==> flow/design.v <==
module multiplier (rst, clk, multiplier, multiplicand, product);
	input rst, clk;
	input [31:0] multiplier, multiplicand;
	wire [31:0] multiplier, multiplicand;
	output [63:0] product;
	reg [63:0] product;
	reg [63:0] internal_multiplicand;
	reg [31:0] internal_multiplier;
	reg [5:0] count;
	reg [3:0] state;
	parameter [3:0] init = 2'b00, add = 2'b01, shift = 2'b10, done = 2'b11;
	always @(posedge clk)
      if (rst == 1) begin					 
			state <= init;				 
        end else begin
			case (state)				 
				init: begin
					count <= 0; product <= 0; 
					internal_multiplier <= multiplier; 
					internal_multiplicand <= multiplicand;			 
					if (multiplier[0] == 1) begin
						state <= add;				 
					end else if (multiplier[0] == 0)
						state <= shift;				 
				end
				add: begin
					product = product + internal_multiplicand;			 
					state <= shift;										 
				end
				shift: begin
					internal_multiplier = internal_multiplier >> 1;		 
					internal_multiplicand = internal_multiplicand << 1;	 
					count = count + 1;										 
                  if (((internal_multiplier [0] == 1) && (count < 32)))	 
						state <= add;
                  else if(((internal_multiplier [0] == 0) && (count < 32)))
						state <= shift;
					else if (count >= 32) begin									 
						state <= done;
					end
				end
				done: begin														 
                  if(rst == 1) begin
					state <= init;
					end else if(rst == 0) begin
					state <= done;
                  end
                end
				default: begin
					state <= init;
				end
			endcase
		end
endmodule
Reports on multiplier
The steps from the RTL of multiplier to its reports follow in flow order.
Line numbers count from 1 in the design file above.
Library cell names are shortened.
Not given: n/a
Inputs
  top module: multiplier
  clock input: clk
  library: sky130hd
  library corner: tt_025C_1v80

Word-level counts
Yosys after proc, flatten, opt, wreduce and memory -nomap, before mapping. Memory bits, and registers merged into a memory's read port (data or address), are not among the register bits. Print and check cells are not counted. Equal cells are merged and count once.
Word-level totals
  output and inout bits: 64
  cells after elaboration: 31
  flip-flop bits (word level): 170
  input bits: 66
Cells by class
  reduce/logical cells: 7
  eq/ne operators: 4
  magnitude comparators: 2
  $add $sub $neg: 2
  mux-type cells: 9
  bitwise operators: 2
Operators with widths (number)
  case mux 64 bit (select 2 bit): 2
  adder 64 bit: 1
  case mux 32 bit (select 2 bit): 1
  case mux 4 bit (select 4 bit): 1
  case mux 6 bit (select 2 bit): 1
  2-to-1 mux 4 bit: 3
  == test 4 x 2 -> 1 bit with constant B: 2
  adder 6 x 1 -> 6 bit with constant B: 1
  greater-or-equal comparator 6 bit with constant B: 1
  < comparator 6 bit with constant B: 1
  AND reduction 2 bit: 2
  nonzero test 2 bit: 2
  == test 4 x 1 -> 1 bit with constant B: 1
  inequality test 4 bit with constant B: 1
  zero test 4 bit: 1
  logical AND 1 bit: 2
  NOT 1 bit: 2
  2-to-1 mux 2 bit: 1

Depth
Longest topological path by Yosys (ltp), each cell counted once; first at word level (registers and memories cut), then after technology mapping (sequential cells cut; the memories' decode and read muxes count).
Depth
  word-level depth: 6
  ABC_AREA: 0
  gate-level depth with buffers: 10

Synthesis result
Yosys stat after the flow's synthesis: flattened, memories mapped to cells. It holds for the ABC_AREA given above (unset counts as 0); a run with the other value may have another netlist.
Cells by type
  edfxtp_1: number 165, area in all 4.95E+03 sq um
  ha_1: number 64, area in all 800.768 sq um
  mux2_2: number 62, area in all 698.17 sq um
  a21oi_1: number 84, area in all 420.403 sq um
  nor2_1: number 74, area in all 277.766 sq um
  a21o_1: number 35, area in all 262.752 sq um
  and2_1: number 42, area in all 262.752 sq um
  nand2_1: number 67, area in all 251.491 sq um
  nand4_1: number 40, area in all 250.24 sq um
  o21ai_0: number 46, area in all 230.221 sq um
  xnor2_1: number 22, area in all 192.685 sq um
  xor2_1: number 19, area in all 166.41 sq um
  clkbuf_1: number 44, area in all 165.158 sq um
  o21bai_1: number 17, area in all 127.622 sq um
  nand3_1: number 25, area in all 125.12 sq um
  nor3_1: number 23, area in all 115.11 sq um
  nand2b_1: number 18, area in all 112.608 sq um
  o21a_1: number 12, area in all 90.086 sq um
Other cell types: 56; their cells: 165.
Mapped netlist
  buffers: 58
  chip area (Yosys): 10772.8 sq um
  mapped cells: 1024
  flip-flops: 168

Path before layout
Source: OpenSTA report_checks on the synthesized netlist (no wires, ideal clock, input and output delay 20% of the period each), path of least setup slack; recovery checks are left aside. Register names are those of the netlist, which keeps one name where synthesis merged equal registers.
Path after synthesis
  kind: input to register
  from: in rst
  to: reg count[0]
  path buffers: 0
  external input delay: 1.282 ns
  delay of the path: 4.743 ns
  setup slack: 0.385 ns
  data arrival time: 5.463 ns
  required time: 5.848 ns
  stages on the path: 1
  period: 6.41 ns
  launch time at the first pin: 1.282 ns
  synthesis period reached: 6.025 ns
"delay of the path" = arrival - input delay + setup time.
"stages on the path" counts driving pins, that of a launching flip-flop among them; a cell with two outputs on the path counts twice.
"synthesis period reached" is the clock period less the worst setup slack; recovery checks do not enter. This is arithmetic on one report: input and output delays are still those of the set period (20% each).
The rows between start and end are the longest chain of elaborated cells between them; the timing report does not say that the signal goes this way. Where chains are equally long, one stands for them.
Each line given opens the expression or statement behind the cell; cells for indexed reads and writes are added by Yosys, which also makes memories of some case tables.
Between the ends, after synthesis
  cell sequence: nor2_1
  length of the longest elaborated chain: 2
  elaborated cells on any way between the ends: 2
  source lines of those cells: 0
Ends and longest elaborated chain, after synthesis
  from (decl): RTL line 2  | input rst, clk;
  NOT 1 bit
  AND reduction 2 bit
  to (assign): RTL line 18
  to (assign): RTL line 33  | count = count + 1;
  to (decl): RTL line 9  | reg [5:0] count;

Path in the finished layout
Path of least setup slack in the final report of run B (OpenROAD, finished layout, wires in). Where an end is a register, its clock arrival counts in the times.
Path post-layout
  kind: register to register
  from: reg (no name shown)
  to: reg (no name shown)
  data arrival time: 4.02 ns
  required time: 6.37 ns
  path buffers: 0
  setup slack: 2.35 ns
  stages on the path: 10
  launch time at the first pin: 0.45 ns
  period: 6.18 ns
The rows between start and end are the longest chain of elaborated cells between them; the timing report does not say that the signal goes this way. Where chains are equally long, one stands for them.
Between the ends, post-layout
  cell sequence: edfxtp_1 > ha_1 > a21o_1 > o2bb2ai_1 > o21ai_0 > o21ai_0 > o311ai_2 > a2111oi_1 > nor3_1 > nor3_1
  length of the longest elaborated chain: 2
  elaborated cells on any way between the ends: 2
  source lines of those cells: 2
Ends and longest elaborated chain, post-layout
  from (decl): RTL line 5
  from (assign): RTL line 18
  from (assign): RTL line 27
  adder 64 bit: RTL line 27
  case mux 64 bit (select 2 bit): RTL line 16  | case (state)
  to (assign): RTL line 18
  to (assign): RTL line 27
  to (decl): RTL line 5

Ticket comment

Module multiplier, platform sky130hd: 2 stored runs of the flow (Yosys, OpenROAD) with differing settings, in no particular order. Input and output delays are each 20% of the period that was set; the output load is 0.01 pF.
"achieved clock period (ns)": clock period set for the run, less the worst setup slack. It is reckoned from that one timing run; input and output delays stay at 20% of the period that was set.
"worst setup path time (ns)" means the part of the period allowed to the worst setup path (the constraints hold back 20% at inputs and 20% at outputs) less its slack; where the path has registers, the arrival times of their clocks count too.
"finish__power__total" rests on the timing tool's default activity at the inputs, not on a simulated workload.

settings of run A
{
  "period_ns": 6.4,
  "CORE_UTILIZATION": 52,
  "PLACE_DENSITY_LB_ADDON": 0.11,
  "HOLD_SLACK_MARGIN": 0.07,
  "CORE_ASPECT_RATIO": 1.78,
  "CORE_MARGIN": 3,
  "CELL_PAD_IN_SITES_DETAIL_PLACEMENT": 2,
  "ABC_AREA": 0,
  "GPL_TIMING_DRIVEN": 1,
  "CTS_CLUSTER_SIZE": 85,
  "CAP_MARGIN": 10,
  "MIN_ROUTING_LAYER": "met2",
  "SLEW_MARGIN": 20
}
report of run A: did not finish, place, DPL-0033

settings of run B
{
  "period_ns": 6.18,
  "CAP_MARGIN": 20,
  "CORE_MARGIN": 2,
  "CORE_UTILIZATION": 40,
  "SLEW_MARGIN": 20
}
report of run B
yosys chip area after synthesis (um^2): 10772.8
finish__design__die__area: 28261.0
finish__design__instance__area__stdcell: 12967.4
finish__design__instance__utilization: 0.4852
finish__timing__setup__ws: 2.352
finish__timing__setup__tns: 0.000
finish__timing__hold__ws: 0.525
finish__power__total: 3.232e-03
achieved clock period (ns): 3.828
worst setup path time (ns): 3.83
worst setup path kind: register to register
